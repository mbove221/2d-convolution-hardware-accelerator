==> flow/design.v <==
module fifo_out #(
        parameter OUTW = 24,
        parameter DEPTH = 38,
        localparam LOGDEPTH = $clog2(DEPTH)
    )(
        input clk,
        input reset,
        input [OUTW-1:0] IN_AXIS_TDATA,
        input IN_AXIS_TVALID,
        output logic IN_AXIS_TREADY,
        output logic [OUTW-1:0] OUT_AXIS_TDATA,
        output logic OUT_AXIS_TVALID,
        input OUT_AXIS_TREADY
);
    logic [ LOGDEPTH - 1 : 0 ] wr_addr;  
    logic [ LOGDEPTH - 1 : 0 ] rd_addr;
    logic wr_en;  
    logic rd_en;  
    logic [ LOGDEPTH - 1 : 0 ] tail;  
    logic [ LOGDEPTH : 0 ] capacity;  
    memory_dual_port #(
            .WIDTH(OUTW), 
            .SIZE(DEPTH)
            ) 
        fifo_memory(
            .data_in(IN_AXIS_TDATA),
            .data_out(OUT_AXIS_TDATA),
            .write_addr(wr_addr),
            .read_addr(rd_addr),
            .clk(clk),
            .wr_en(wr_en)
        );
    assign IN_AXIS_TREADY = (capacity == 0 && rd_en == 0) ? 0 : 1;
    assign wr_en = ( IN_AXIS_TVALID && IN_AXIS_TREADY );
    assign OUT_AXIS_TVALID = (capacity == DEPTH) ? 0 : 1;
    assign rd_en = ( OUT_AXIS_TVALID && OUT_AXIS_TREADY );
    always_ff @(posedge clk) begin : head_logic
        if( reset ) 
            wr_addr <= 0;
        else if( wr_en == 1 ) begin
            if ( wr_addr == DEPTH - 1 )
                wr_addr <=  0;
            else
                wr_addr <= wr_addr + 1; 
        end
    end
    always_ff @ ( posedge clk ) begin : tail_logic_seq
        if ( reset )
            tail <= 0;
        else if ( rd_en == 1 ) begin
            if ( tail == DEPTH  - 1 )
                tail <= 0;
            else
                tail <= tail + 1;
        end
    end
    always_comb begin : tail_logic_comb
        if ( rd_en == 0 )
            rd_addr = tail;
        else begin
            if ( tail == DEPTH - 1 )
                rd_addr = 0;
            else
                rd_addr = tail + 1;
        end
    end
    always_ff @ ( posedge clk ) begin
        if ( reset == 1 )
            capacity <= DEPTH;  
        else begin 
            case ({rd_en, wr_en})
                2'b10: begin
                        capacity <= capacity + 1;  
                end
                2'b01: begin
                        capacity <= capacity - 1;  
                end
            endcase
        end
    end
endmodule   
module memory_dual_port #(
        parameter                WIDTH=16, SIZE=64,
        localparam               LOGSIZE=$clog2(SIZE)
    )(
        input [WIDTH-1:0]        data_in,
        output logic [WIDTH-1:0] data_out,
        input [LOGSIZE-1:0]      write_addr, read_addr,
        input                    clk, wr_en
    );
    logic [SIZE-1:0][WIDTH-1:0] mem;
    always_ff @(posedge clk) begin
        if (wr_en && (read_addr == write_addr))
            data_out <= data_in;
        else
            data_out <= mem[read_addr];
        if (wr_en)
            mem[write_addr] <= data_in;            
    end
endmodule
---- Step by step through the tools: fifo_out ----
The steps from the RTL of fifo_out to its reports follow in flow order.
Lines are those of the file above, counted from 1.
Operators carry their Yosys type and port widths (W data, S select, Z words).
Cell names lack the library's common part.
The mark n/a stands for no value.
design
  top ..................................... fifo_out
  clock ................................... clk
  library ................................. sky130hd
  corner .................................. tt_025C_1v80

---- Word-level counts ----
Counts by Yosys on the flattened word-level netlist (proc, flatten, opt, wreduce; memories kept). Register bits leave out memories and registers merged into their read ports (data or address). Print and check cells are left out. Cells with the same type and inputs are merged into one.
bit counts
  word-level cells ........................ 38
  output and inout bits ................... 26
  flip-flop bits (word level) ............. 955
  input bits .............................. 28
operators by class
  eq/ne operators ......................... 6
  add/sub/neg operators ................... 5
  reductions and logical operators ........ 6
  bitwise gates (word level) .............. 4
  shift operators ......................... 3
  multiplexer cells ....................... 7
  multiply operators ...................... 2
operators with widths
  operator                     count
  $shift A24 B33 Y912          1
  $shift A24 B33 Y912 const A  1
  $shiftx A912 B32 Y24         1
  $and A912 B912 Y912          1
  $or A912 B912 Y912           1
  $not A912 Y912               1
  $neg A32 Y33                 1
  $mul A6 B2 Y8 const B        2
  $mux W24                     1
  $mux W6                      3
  $pmux W7 S2                  1
  $add A6 B1 Y6 const B        2
  $eq A6 B6 Y1 const B         2
  $add A7 B1 Y7 const B        1
  $sub A7 B1 Y7 const B        1
  $eq A7 B6 Y1 const B         1
  $logic_not A7 Y1             1
  $eq A6 B6 Y1                 1
  $logic_and A1 B1 Y1          4
  $eq A2 B1 Y1 const B         1
  $eq A2 B2 Y1 const B         1
  $reduce_bool A2 Y1           1
  $mux W1                      2
  $not A1 Y1                   1

---- Depth ----
Yosys ltp: most cells in a row. Word level: on the elaborated netlist, between registers, memories and ports. Mapped: between sequential cells and ports; inverters and the memories' decode and read muxes count.
depth
  word-level depth ........................ 9
  ABC_AREA ................................ 0
  gate-level depth with buffers ........... 16
  gate-level depth less buffers ........... 14

---- Mapped cells and area ----
Yosys stat after the flow's synthesis: flattened, memories mapped to cells. It holds for the ABC_AREA given above (unset counts as 0); a run with the other value may have another netlist.
synthesis totals
  sequential part of the area ............. 28247.1 µm²
  synthesis area .......................... 50018.0 µm²
  standard cells after synthesis .......... 4416
  mapped flip-flops ....................... 955
cell types
  type       count  total area (µm²)
  edfxtp_1   912    2.74E+04
  a22o_1     529    4.63E+03
  o2bb2ai_1  364    3.19E+03
  nand2_1    816    3.06E+03
  nand3_1    265    1.33E+03
  clkbuf_1   285    1.07E+03
  mux2i_1    100    1000.96
  dfxtp_1    43     860.826
  a21oi_1    130    650.624
  a22oi_1    86     645.619
  a31oi_1    89     556.784
  a32oi_1    45     394.128
  nor2_1     103    386.621
  nand4_1    49     306.544
  o21ai_0    57     285.274
  a311oi_1   30     262.752
  ha_1       18     225.216
  a31o_2     23     201.443
Other cell types: 62; their cells: 472.
The figures by module come from a second, unflattened synthesis with its own total; it is not the netlist above.
second synthesis, totals
  cells (unflattened synthesis) ........... 3456
  area total of the unflattened synthesis .. 49861.6 µm²
Rows give one instance, submodules left out.
by module
  module            cells  area (µm²)  instances
  memory_dual_port  3324   48693.0     1
  fifo_out          132    1168.6      1

---- Worst setup path after synthesis ----
OpenSTA on the mapped netlist: ideal clock, no wires. The path of least setup slack (recovery checks aside). Input and output delay are each 20% of the period. Register names are those of the netlist, which keeps one name where synthesis merged equal registers.
path post-synthesis
  path type ............................... input -> register
  start point ............................. input port OUT_AXIS_TREADY
  end point ............................... register capacity[6]
  path slack .............................. 9765 ps
  launch time at the first pin ............ 9920 ps
  input delay ............................. 9920 ps
  stages .................................. 15
  delay of the path ....................... 29916 ps
  clock period ............................ 49600 ps
  data arrival time ....................... 39708 ps
  period reached after synthesis .......... 39835 ps
"delay of the path" is the arrival time less input delay plus setup time.
"stages": output pins that drive a net of the path, with the launching flip-flop's if there is one; two outputs of one cell count as two.
"period reached after synthesis" is the clock period less the worst setup slack; recovery checks do not enter. This is arithmetic on one report: input and output delays are still those of the set period (20% each).
Between the ends stands the longest chain of elaborated cells between them, by number of cells; it is not shown to be the way that was timed. Of several equally long chains one is given.
Each line given opens the expression or statement behind the cell; cells for indexed reads and writes are added by Yosys, which also makes memories of some case tables.
A register here has more assigning lines than the two given.
on the way, post-synthesis
  cells stage by stage .................... nor4_1 nand2_1 and2_1 clkbuf_1 ha_1 inv_1 fa_1 nor2b_1 o21ai_0 a21boi_0 o21ai_0 and3_1 nor3_1 xnor2_1 nor2_1
  length of the longest elaborated chain .. 7
RTL lines, path post-synthesis
  item                 RTL line  RTL
  start: declaration   13        input OUT_AXIS_TREADY
  $logic_and A1 B1 Y1  36        assign rd_en = ( OUT_AXIS_TVALID && OUT_AXIS_TREADY );
  $not A1 Y1           33        assign IN_AXIS_TREADY = (capacity == 0 && rd_en == 0) ? 0 : 1;
  $logic_and A1 B1 Y1  33
  $mux W1              33
  $logic_and A1 B1 Y1  34        assign wr_en = ( IN_AXIS_TVALID && IN_AXIS_TREADY );
  $eq A2 B1 Y1         71        case ({rd_en, wr_en})
  $pmux W7 S2          71
  end: assignment      73        capacity <= capacity + 1;
  end: assignment      76        capacity <= capacity - 1;
  end: declaration     20        logic [ LOGDEPTH : 0 ] capacity;

---- Path in the finished layout ----
Path of least setup slack in the final report of flow run A (OpenROAD, finished layout, wires in). Where an end is a register, its clock arrival counts in the times.
The report prints the path's times to 10 ps; the period is as set.
path post-layout
  path type ............................... input -> output
  start point ............................. input port OUT_AXIS_TREADY
  end point ............................... output port IN_AXIS_TREADY
  path slack .............................. 33060 ps
  data arrival time ....................... 12860 ps
  launch time at the first pin ............ 11480 ps
  output delay ............................ 11480 ps
  input delay ............................. 11480 ps
  stages .................................. 4
  clock period ............................ 57400 ps
Between the ends stands the longest chain of elaborated cells between them, by number of cells; it is not shown to be the way that was timed. Of several equally long chains one is given.
on the way, post-layout
  cells stage by stage .................... clkdlybuf4s50_1 nor4_1 nand2_1 clkdlybuf4s50_1
  length of the longest elaborated chain .. 4
RTL lines, path post-layout
  item                 RTL line  RTL
  start: declaration   13        input OUT_AXIS_TREADY
  $logic_and A1 B1 Y1  36        assign rd_en = ( OUT_AXIS_TVALID && OUT_AXIS_TREADY );
  $not A1 Y1           33        assign IN_AXIS_TREADY = (capacity == 0 && rd_en == 0) ? 0 : 1;
  $logic_and A1 B1 Y1  33
  $mux W1              33
  end: declaration     10        output logic IN_AXIS_TREADY,

Top module fifo_out; platform sky130hd; tools Yosys and OpenROAD; 2 stored runs in no particular order. Input and output delays are each 20% of the period that was set; the output load is 0.01 pF.
"period reached": clock period set for the run, less the worst setup slack. It is reckoned from that one timing run; input and output delays stay at 20% of the period that was set.
"time used up by the worst setup path" is the time allowed to the run's worst setup path (the clock period less input and output delay, where it has them) less its slack. Clock arrival times count: a late capture clock shortens it, a late launch clock lengthens it.
By "power consumption" is meant OpenSTA's value without simulated activity: inputs other than the clock are taken to toggle once in ten clock periods, and the tool carries that through the logic.
"time used up by the worst setup path" is known to 10 ps.

======== flow run A ========
==> flow/run.sh <==
#!/bin/bash
# the make line also repeats the synthesis and layout settings of config.mk as NAME=value (left out here)
make -C /OpenROAD-flow-scripts/flow DESIGN_CONFIG=/design/flow/config.mk WORK_HOME=/design/flow/orfs CLKGATE_MAP_FILE= finish
==> flow/config.mk <==
export PLATFORM = sky130hd
export DESIGN_NAME = fifo_out
export DESIGN_NICKNAME = fifo_out
export VERILOG_FILES = /design/flow/design.v
export SDC_FILE = /design/flow/constraint.sdc
export NUM_CORES = 4
export LEC_CHECK = 0
export CAP_MARGIN = 20
export CORE_MARGIN = 2
export CORE_UTILIZATION = 40
export SLEW_MARGIN = 20
==> flow/constraint.sdc <==
create_clock -name core_clock -period 57.4 [get_ports {clk}]
set_input_delay 11.4800 -clock core_clock [delete_from_list [all_inputs] [get_ports {clk}]]
set_output_delay 11.4800 -clock core_clock [all_outputs]
set_load 0.01 [all_outputs]

-------- measured, flow run A --------
  area of the synthesized netlist ......... 50018.0 µm²
  die area ................................ 127888.0 µm²
  area of the standard cells in the finished layout .. 56445.4 µm²
  utilization after routing ............... 45.5%
  worst slack on setup checks ............. 33062 ps
  setup total negative slack .............. 0 ps
  worst-case hold slack ................... 555 ps
  power consumption ....................... 2.443 mW
  period reached .......................... 24338 ps
  time used up by the worst setup path .... 1380 ps
  class of the worst setup path ........... input -> output

======== flow run B ========
==> flow/run.sh <==
#!/bin/bash
# the make line also repeats the synthesis and layout settings of config.mk as NAME=value (left out here)
make -C /OpenROAD-flow-scripts/flow DESIGN_CONFIG=/design/flow/config.mk WORK_HOME=/design/flow/orfs CLKGATE_MAP_FILE= finish
==> flow/config.mk <==
export PLATFORM = sky130hd
export DESIGN_NAME = fifo_out
export DESIGN_NICKNAME = fifo_out
export VERILOG_FILES = /design/flow/design.v
export SDC_FILE = /design/flow/constraint.sdc
export NUM_CORES = 4
export LEC_CHECK = 0
export CAP_MARGIN = 20
export CELL_PAD_IN_SITES_GLOBAL_PLACEMENT = 3
export CORE_MARGIN = 2
export CORE_UTILIZATION = 62
export CTS_CLUSTER_SIZE = 85
export GPL_ROUTABILITY_DRIVEN = 1
export GPL_TIMING_DRIVEN = 1
export MAX_ROUTING_LAYER = met4
export MIN_ROUTING_LAYER = met1
export PLACE_DENSITY_LB_ADDON = 0.02
export SETUP_SLACK_MARGIN = 5.0
export SLEW_MARGIN = 30
export TNS_END_PERCENT = 60
==> flow/constraint.sdc <==
create_clock -name core_clock -period 47.4 [get_ports {clk}]
set_input_delay 9.4800 -clock core_clock [delete_from_list [all_inputs] [get_ports {clk}]]
set_output_delay 9.4800 -clock core_clock [all_outputs]
set_load 0.01 [all_outputs]

-------- flow run B --------
  stopped before the end: placement reported FLW-0024

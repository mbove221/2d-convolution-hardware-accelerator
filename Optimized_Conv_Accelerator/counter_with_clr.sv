==> flow/design.v <==
module counter_with_clr #(
        parameter OUTW = 16
    )(
        input clk,
        input reset,
        input clr,
        input incr,
        output logic [ OUTW - 1 : 0 ] out
    );
    always_ff @(posedge clk) begin
        if(reset == 1'b1) out <= 0;
        else if (clr == 1'b1) out <= 0;
        else if(incr) out <= out + 1;
    end
endmodule
# == Reports on counter_with_clr ==
# What the tools print for counter_with_clr, step after step.
# Line numbers count from 1 in the design file above.
# Library cell names are shortened.
# A cell with n/a has no value.
# design
top,counter_with_clr
clk_port,clk
lib,sky130hd
lib_corner,tt_025C_1v80

# == After elaboration ==
# Yosys after proc, flatten, opt, wreduce and memory -nomap, before mapping. Enables and synchronous resets that opt folds into registers are not counted as muxes. Memory bits, and registers merged into a memory's read port (data or address), are not among the register bits. Print and check cells are not counted. Equal cells are merged and count once.
# word_totals
register_bits,16
inputBits,4
out_inout_bits,16
wordCells,3
# classes
addsub,1
n_reduce_logical,1
# op_table
op,count
adder 16 x 1 -> 16 bit with constant B,1
OR reduction 2 bit,1

# == Logic depth ==
# Yosys ltp: most cells in a row. Word level: on the elaborated netlist, between registers, memories and ports. Mapped: between sequential cells and ports; inverters and the memories' decode and read muxes count.
# depth
ltp_word,1
abc_area,0
depth_mapped,5
depth_no_buf,4

# == Netlist ==
# Yosys stat after the flow's synthesis: flattened, memories mapped to cells. It holds for the ABC_AREA given above (unset counts as 0); a run with the other value may have another netlist.
# mapped
stdcells,86
area_um2,780.7
seqArea_um2,320.3
ff_cells,16
n_buf,4
# by_type
cell_type,count,area_total_um2
dfxtp_1,16,320.307
mux2i_1,5,50.048
nor4_2,4,50.048
nand4_1,6,37.536
a21oi_1,7,35.034
nand2_1,9,33.782
or3_1,5,31.28
o31ai_1,4,30.029
or4_1,4,30.029
nand3_2,2,20.019
nor2_1,5,18.768
xor2_1,2,17.517
o21a_1,2,15.014
ha_1,1,12.512
or2_2,2,12.512
buf_2,2,10.01
nand3_1,2,10.01
o21ai_0,2,10.01
# Not listed: further types 6, cells in them 6.

# == Worst setup path after synthesis ==
# Path of least setup slack by OpenSTA after synthesis, without wires, with an ideal clock, recovery checks aside; 20% of the period is set as input and as output delay. Where synthesis merged equal registers, the netlist keeps one of their names.
# synth_path
kind,in2reg
from,in incr
to,reg out[10]
clock_period_ns,2.74
input_delay_ns,0.548
setup_time_ns,0.071
launch_ns,0.548
arrival_ns,1.434
required_ns,2.669
path_slack_ns,1.235
delay_ns,0.957
path_stages,4
n_path_buf,1
synth_period_reached_ns,1.505
# "delay_ns" is the arrival time less input delay plus setup time.
# "path_stages" counts driving pins, that of a launching flip-flop among them; a cell with two outputs on the path counts twice.
# "synth_period_reached_ns" is the clock period less the worst setup slack; recovery checks do not enter. This is arithmetic on one report: input and output delays are still those of the set period (20% each).
# At most two assigning lines are given for a register; there are more.
# synth_between
path_cell_list,buf_4 nand3_2 or4_1 a21oi_1
# synth_lines
element,line_no,source
"start, declared",7,"input incr,"
"end, assigned",11,if(reset == 1'b1) out <= 0;
"end, assigned",13,else if(incr) out <= out + 1;
"end, declared",8,output logic [ OUTW - 1 : 0 ] out
# Chain of elaborated cells between the ends: none given.

# == Timing after layout ==
# Path of least setup slack in the final report of run 2 (OpenROAD, finished layout, wires in). Where an end is a register, its clock arrival counts in the times.
# layout_path
kind,reg2out
from,reg out[8]
to,out out[8]
clock_period_ns,1.96
out_delay_ns,0.39
launch_ns,0.28
arrival_ns,1.33
required_ns,1.57
path_slack_ns,0.24
path_stages,2
n_path_buf,1
# At most two assigning lines are given for a register; there are more.
# layout_between
path_cell_list,dfxtp_1 clkdlybuf4s50_1
elab_chain_cells,0
cone_cells,0
lines_between,0
# layout_lines
element,line_no,source
"start, declared",8,output logic [ OUTW - 1 : 0 ] out
"start, assigned",11,if(reset == 1'b1) out <= 0;
"start, assigned",13,else if(incr) out <= out + 1;
"end, declared",8,

Hand-over note for counter_with_clr

Settings and measured results of 2 stored flow runs for module counter_with_clr (sky130hd), not sorted in any way. The constraints put input and output delay at 20% of the set period each and load the outputs with 0.01 pF.
"achievedPeriod_ns" means the clock period less the worst setup slack. The figure is calculated, with input and output delays left at 20% of the set period.
By "worst_path_allowed_less_slack_ns" is meant the share of the clock period that the worst setup path is allowed (20% is reserved at inputs, 20% at outputs), minus its slack. Clock arrival times at its registers enter into it.
"totalPower_uw" rests on the timing tool's default activity at the inputs, not on a simulated workload.

Run 1, flow files:
==> flow/run.sh <==
#!/bin/bash
# the make line also repeats the synthesis and layout settings of config.mk as NAME=value (left out here)
make -C /OpenROAD-flow-scripts/flow DESIGN_CONFIG=/design/flow/config.mk WORK_HOME=/design/flow/orfs CLKGATE_MAP_FILE= finish
==> flow/config.mk <==
export PLATFORM = sky130hd
export DESIGN_NAME = counter_with_clr
export DESIGN_NICKNAME = counter_with_clr
export VERILOG_FILES = /design/flow/design.v
export SDC_FILE = /design/flow/constraint.sdc
export NUM_CORES = 4
export LEC_CHECK = 0
export CAP_MARGIN = 20
export CORE_MARGIN = 2
export CORE_UTILIZATION = 70
export GPL_ROUTABILITY_DRIVEN = 0
export GPL_TIMING_DRIVEN = 1
export HOLD_SLACK_MARGIN = -0.03
export PLACE_DENSITY_LB_ADDON = 0.08
export SLEW_MARGIN = 20
export TNS_END_PERCENT = 5
==> flow/constraint.sdc <==
create_clock -name core_clock -period 2.91 [get_ports {clk}]
set_input_delay 0.5820 -clock core_clock [delete_from_list [all_inputs] [get_ports {clk}]]
set_output_delay 0.5820 -clock core_clock [all_outputs]
set_load 0.01 [all_outputs]

Run 1: not finished: placement ended with error FLW-0024

Run 2, flow files:
==> flow/run.sh <==
#!/bin/bash
# the make line also repeats the synthesis and layout settings of config.mk as NAME=value (left out here)
make -C /OpenROAD-flow-scripts/flow DESIGN_CONFIG=/design/flow/config.mk WORK_HOME=/design/flow/orfs CLKGATE_MAP_FILE= finish
==> flow/config.mk <==
export PLATFORM = sky130hd
export DESIGN_NAME = counter_with_clr
export DESIGN_NICKNAME = counter_with_clr
export VERILOG_FILES = /design/flow/design.v
export SDC_FILE = /design/flow/constraint.sdc
export NUM_CORES = 4
export LEC_CHECK = 0
export CAP_MARGIN = 20
export CORE_MARGIN = 2
export CORE_UTILIZATION = 40
export SLEW_MARGIN = 20
==> flow/constraint.sdc <==
create_clock -name core_clock -period 1.96 [get_ports {clk}]
set_input_delay 0.3920 -clock core_clock [delete_from_list [all_inputs] [get_ports {clk}]]
set_output_delay 0.3920 -clock core_clock [all_outputs]
set_load 0.01 [all_outputs]

==> results of run 2, as CSV <==
result,value
final_setup_tns_ns,0.000
totalPower_uw,577
achievedPeriod_ns,1.720
final_setup_ws_ns,0.240
final_die_area_um2,2321.3
synth_area_um2,780.7
worst_path_allowed_less_slack_ns,1.33
critical_path_kind,"reg2out"
layout_stdcell_area_um2,1047.2

End of note.
